==> flow/design.v <==
module shifter (
	input					clk,
	input					load,
	input					right,
	input					left,
	input			[4:0]	in_value,
	output	reg		[4:0]	value 
);
reg [4:0] internal_reg ;
always @ (posedge clk)
 begin
	 if (load)
	  begin
		 internal_reg <= in_value ;
	  end
	 else if (right)
	  begin
		 internal_reg <= internal_reg >> 1 ;
		 value <= internal_reg ;
	  end
	 else if (left)
	  begin
		 internal_reg <= internal_reg << 1 ;
         value <= internal_reg ;
	  end	  
 end
endmodule
Step by step through the tools: shifter
What the tools print for shifter, step after step.
Lines are those of the file above, counted from 1.
Operators: Yosys type, input widths -> output width; for muxes data width and select width s.
Cell names lack the library's common part.
{ "design": {"top": "shifter", "clock_port": "clk", "library": "sky130hd", "pvt_corner": "tt_025C_1v80"} }

Word-level counts
Yosys after proc, flatten, opt, wreduce and memory -nomap, before mapping. Memory bits, and registers merged into a memory's read port (data or address), are not among the register bits. Print and check cells are not counted. Equal cells are merged and count once.
{ "word_totals": {"register_bits": 10, "latchBits": 0, "ram_bits": 0, "mem_bits_ro": 0, "clocked_rd_ports_x_width": 0, "memories": 0, "input_bits": 9, "out_inout_bits": 5, "elab_cells": 11} }
{ "op_classes": {"n_addsub": 0, "multipliers": 0, "div_mod_pow": 0, "cmp": 0, "eq_ne": 0, "shifts": 0, "mux": 5, "bitwise": 1, "reduce_and_logical": 3} }
{ "op_table": {"columns": ["operator", "n"], "rows": [
  ["$mux 5", 5],
  ["$reduce_bool 3->1", 1],
  ["$reduce_and 2->1", 1],
  ["$reduce_bool 2->1", 1],
  ["$not 1->1", 1]
]} }

Longest topological paths
Depth = most cells in a row (Yosys ltp): at word level without a register or memory, in the mapped netlist without a sequential cell, where the memories' decode and read muxes count.
{ "logic_depth": {"ltp_word": 3, "ABC_AREA": 1, "ltp_mapped": 4, "mapped_depth_nobuf": 4} }

Netlist
Yosys stat after the flow's synthesis: flattened, memories mapped to cells. It holds for the ABC_AREA given above (unset counts as 0); a run with the other value may have another netlist.
The area totals of this step are shown rounded.
{ "types": {"columns": ["type", "n", "type_area_um2"], "rows": [
  ["edfxtp_1", 10, 300.288],
  ["nand2_1", 16, 60.058],
  ["nand3_1", 6, 30.029],
  ["inv_1", 6, 22.522],
  ["inv_2", 2, 7.507],
  ["a21oi_1", 1, 5.005]
]} }
{ "mapped": {"cells": 41, "area_um2": 425.4, "sequential_area_um2": 300.3, "flip_flops": 10, "n_buf": 0} }

Path before layout
Path of least setup slack by OpenSTA after synthesis, without wires, with an ideal clock, recovery checks aside; 20% of the period is set as input and as output delay. Where synthesis merged equal registers, the netlist keeps one of their names.
{ "synth_path": {"kind": "input to register", "startpoint": "input port left", "endpoint": "register value[0]", "clock_period_ns": 1.01, "in_delay_ns": 0.202, "setup_ns": 0.351, "t_first_pin_ns": 0.202, "arrival_time_ns": 0.555, "required_ns": 0.659, "setup_slack_ns": 0.104, "delay_ns": 0.704, "driving_pins": 2, "n_path_buf": 0, "synth_period_reached_ns": 0.906} }
"delay_ns" = arrival - input delay + setup time.
"driving_pins": output pins that drive a net of the path, with the launching flip-flop's if there is one; two outputs of one cell count as two.
"synth_period_reached_ns" = period - worst setup slack (recovery checks aside). The figure is calculated, with input and output delays left at 20% of the set period.
Between the ends stands the longest chain of elaborated cells between them, by number of cells; it is not shown to be the way that was timed. Of several equally long chains one is given.
Each line given opens the expression or statement behind the cell; cells for indexed reads and writes are added by Yosys, which also makes memories of some case tables.
The path ends at the enable pin of a flip-flop; only ways to that pin are counted.
{ "synth_between": {"cell_sequence": "inv_1 a21oi_1", "elab_chain_cells": 2, "cells_between": 2, "lines_between": 0, "classes_between": "2 x reduce/logical"} }
{ "synth_lines": {"columns": ["item", "line_no", "rtl"], "rows": [
  ["from (decl)", 5, "input left,"],
  ["$reduce_bool 2->1", null, null],
  ["$reduce_and 2->1", null, null],
  ["to (assign)", 19, "value <= internal_reg ;"],
  ["to (assign)", 24, "value <= internal_reg ;"],
  ["to (decl)", 7, "output reg [4:0] value"]
]} }

Worst path after layout
From the final timing report of record 2: the path of least setup slack in the routed layout; clock arrival at registers is part of the times.
{ "layout_path": {"kind": "register to output", "startpoint": "register value[4]", "endpoint": "output port value[4]", "clock_period_ns": 1.63, "out_delay_ns": 0.33, "t_first_pin_ns": 0.25, "arrival_time_ns": 1.11, "required_ns": 1.30, "setup_slack_ns": 0.20, "driving_pins": 2, "n_path_buf": 1} }
{ "layout_between": {"cell_sequence": "edfxtp_1 clkdlybuf4s50_1", "elab_chain_cells": 0, "cells_between": 0, "lines_between": 0} }
{ "layout_lines": {"columns": ["item", "line_no", "rtl"], "rows": [
  ["from (decl)", 7, "output reg [4:0] value"],
  ["from (assign)", 19, "value <= internal_reg ;"],
  ["from (assign)", 24, "value <= internal_reg ;"],
  ["to (decl)", 7, null]
]} }

2 stored runs of shifter in the flow (synthesis by Yosys, layout by OpenROAD, sky130hd cells), in arbitrary order. Constraints: input delay and output delay 20% of the set period each, output load 0.01 pF.
"period_less_ws_ns" is the run's clock period less its worst setup slack. It is reckoned from that one timing run; input and output delays stay at 20% of the period that was set.
"critical_path_time_ns" = time allowed to the worst setup path (clock period - input delay - output delay, where it has them) - its slack; a late launch clock adds to it, a late capture clock takes from it.
"fin_power_mw" rests on the timing tool's default activity at the inputs, not on a simulated workload.
Results are given in rounded form.

Record 1
==> flow/run.sh <==
#!/bin/bash
# the make line also repeats the synthesis and layout settings of config.mk as NAME=value (left out here)
make -C /OpenROAD-flow-scripts/flow DESIGN_CONFIG=/design/flow/config.mk WORK_HOME=/design/flow/orfs CLKGATE_MAP_FILE= finish
==> flow/config.mk <==
export PLATFORM = sky130hd
export DESIGN_NAME = shifter
export DESIGN_NICKNAME = shifter
export VERILOG_FILES = /design/flow/design.v
export SDC_FILE = /design/flow/constraint.sdc
export NUM_CORES = 4
export LEC_CHECK = 0
export CAP_MARGIN = 20
export CORE_MARGIN = 2
export CORE_UTILIZATION = 45
export GPL_ROUTABILITY_DRIVEN = 0
export PLACE_DENSITY_LB_ADDON = 0.24
export SETUP_SLACK_MARGIN = 0.06
export SLEW_MARGIN = 0
export TNS_END_PERCENT = 35
==> flow/constraint.sdc <==
create_clock -name core_clock -period 1.2 [get_ports {clk}]
set_input_delay 0.2400 -clock core_clock [delete_from_list [all_inputs] [get_ports {clk}]]
set_output_delay 0.2400 -clock core_clock [all_outputs]
set_load 0.01 [all_outputs]

==> results of record 1, as JSON <==
{
  "outcome": "not finished: floorplanning ended with error PDN-0185"
}

Record 2
==> flow/run.sh <==
#!/bin/bash
# the make line also repeats the synthesis and layout settings of config.mk as NAME=value (left out here)
make -C /OpenROAD-flow-scripts/flow DESIGN_CONFIG=/design/flow/config.mk WORK_HOME=/design/flow/orfs CLKGATE_MAP_FILE= finish
==> flow/config.mk <==
export PLATFORM = sky130hd
export DESIGN_NAME = shifter
export DESIGN_NICKNAME = shifter
export VERILOG_FILES = /design/flow/design.v
export SDC_FILE = /design/flow/constraint.sdc
export NUM_CORES = 4
export LEC_CHECK = 0
export ABC_AREA = 1
export CAP_MARGIN = 20
export CELL_PAD_IN_SITES_DETAIL_PLACEMENT = 1
export CORE_ASPECT_RATIO = 1.6
export CORE_MARGIN = 2
export CORE_UTILIZATION = 26
export GPL_ROUTABILITY_DRIVEN = 0
export MAX_ROUTING_LAYER = met4
export PLACE_DENSITY_LB_ADDON = 0.06
export SETUP_SLACK_MARGIN = 0.14
export SLEW_MARGIN = 30
export TNS_END_PERCENT = 55
==> flow/constraint.sdc <==
create_clock -name core_clock -period 1.63 [get_ports {clk}]
set_input_delay 0.3260 -clock core_clock [delete_from_list [all_inputs] [get_ports {clk}]]
set_output_delay 0.3260 -clock core_clock [all_outputs]
set_load 0.01 [all_outputs]

==> results of record 2, as JSON <==
{
  "yosys.chip_area_um2": 425.4,
  "dieArea_um2": 1985,
  "final_stdcell_area_um2": 625.6,
  "finalUtil_pct": 40.8,
  "worstSetupSlack_ns": 0.198,
  "tns_setup_ns": 0.000,
  "final_hold_ws_ns": 0.449,
  "fin_power_mw": 0.5731,
  "period_less_ws_ns": 1.432,
  "critical_path_time_ns": 1.11,
  "timing.worst_path_kind": "register to output"
}
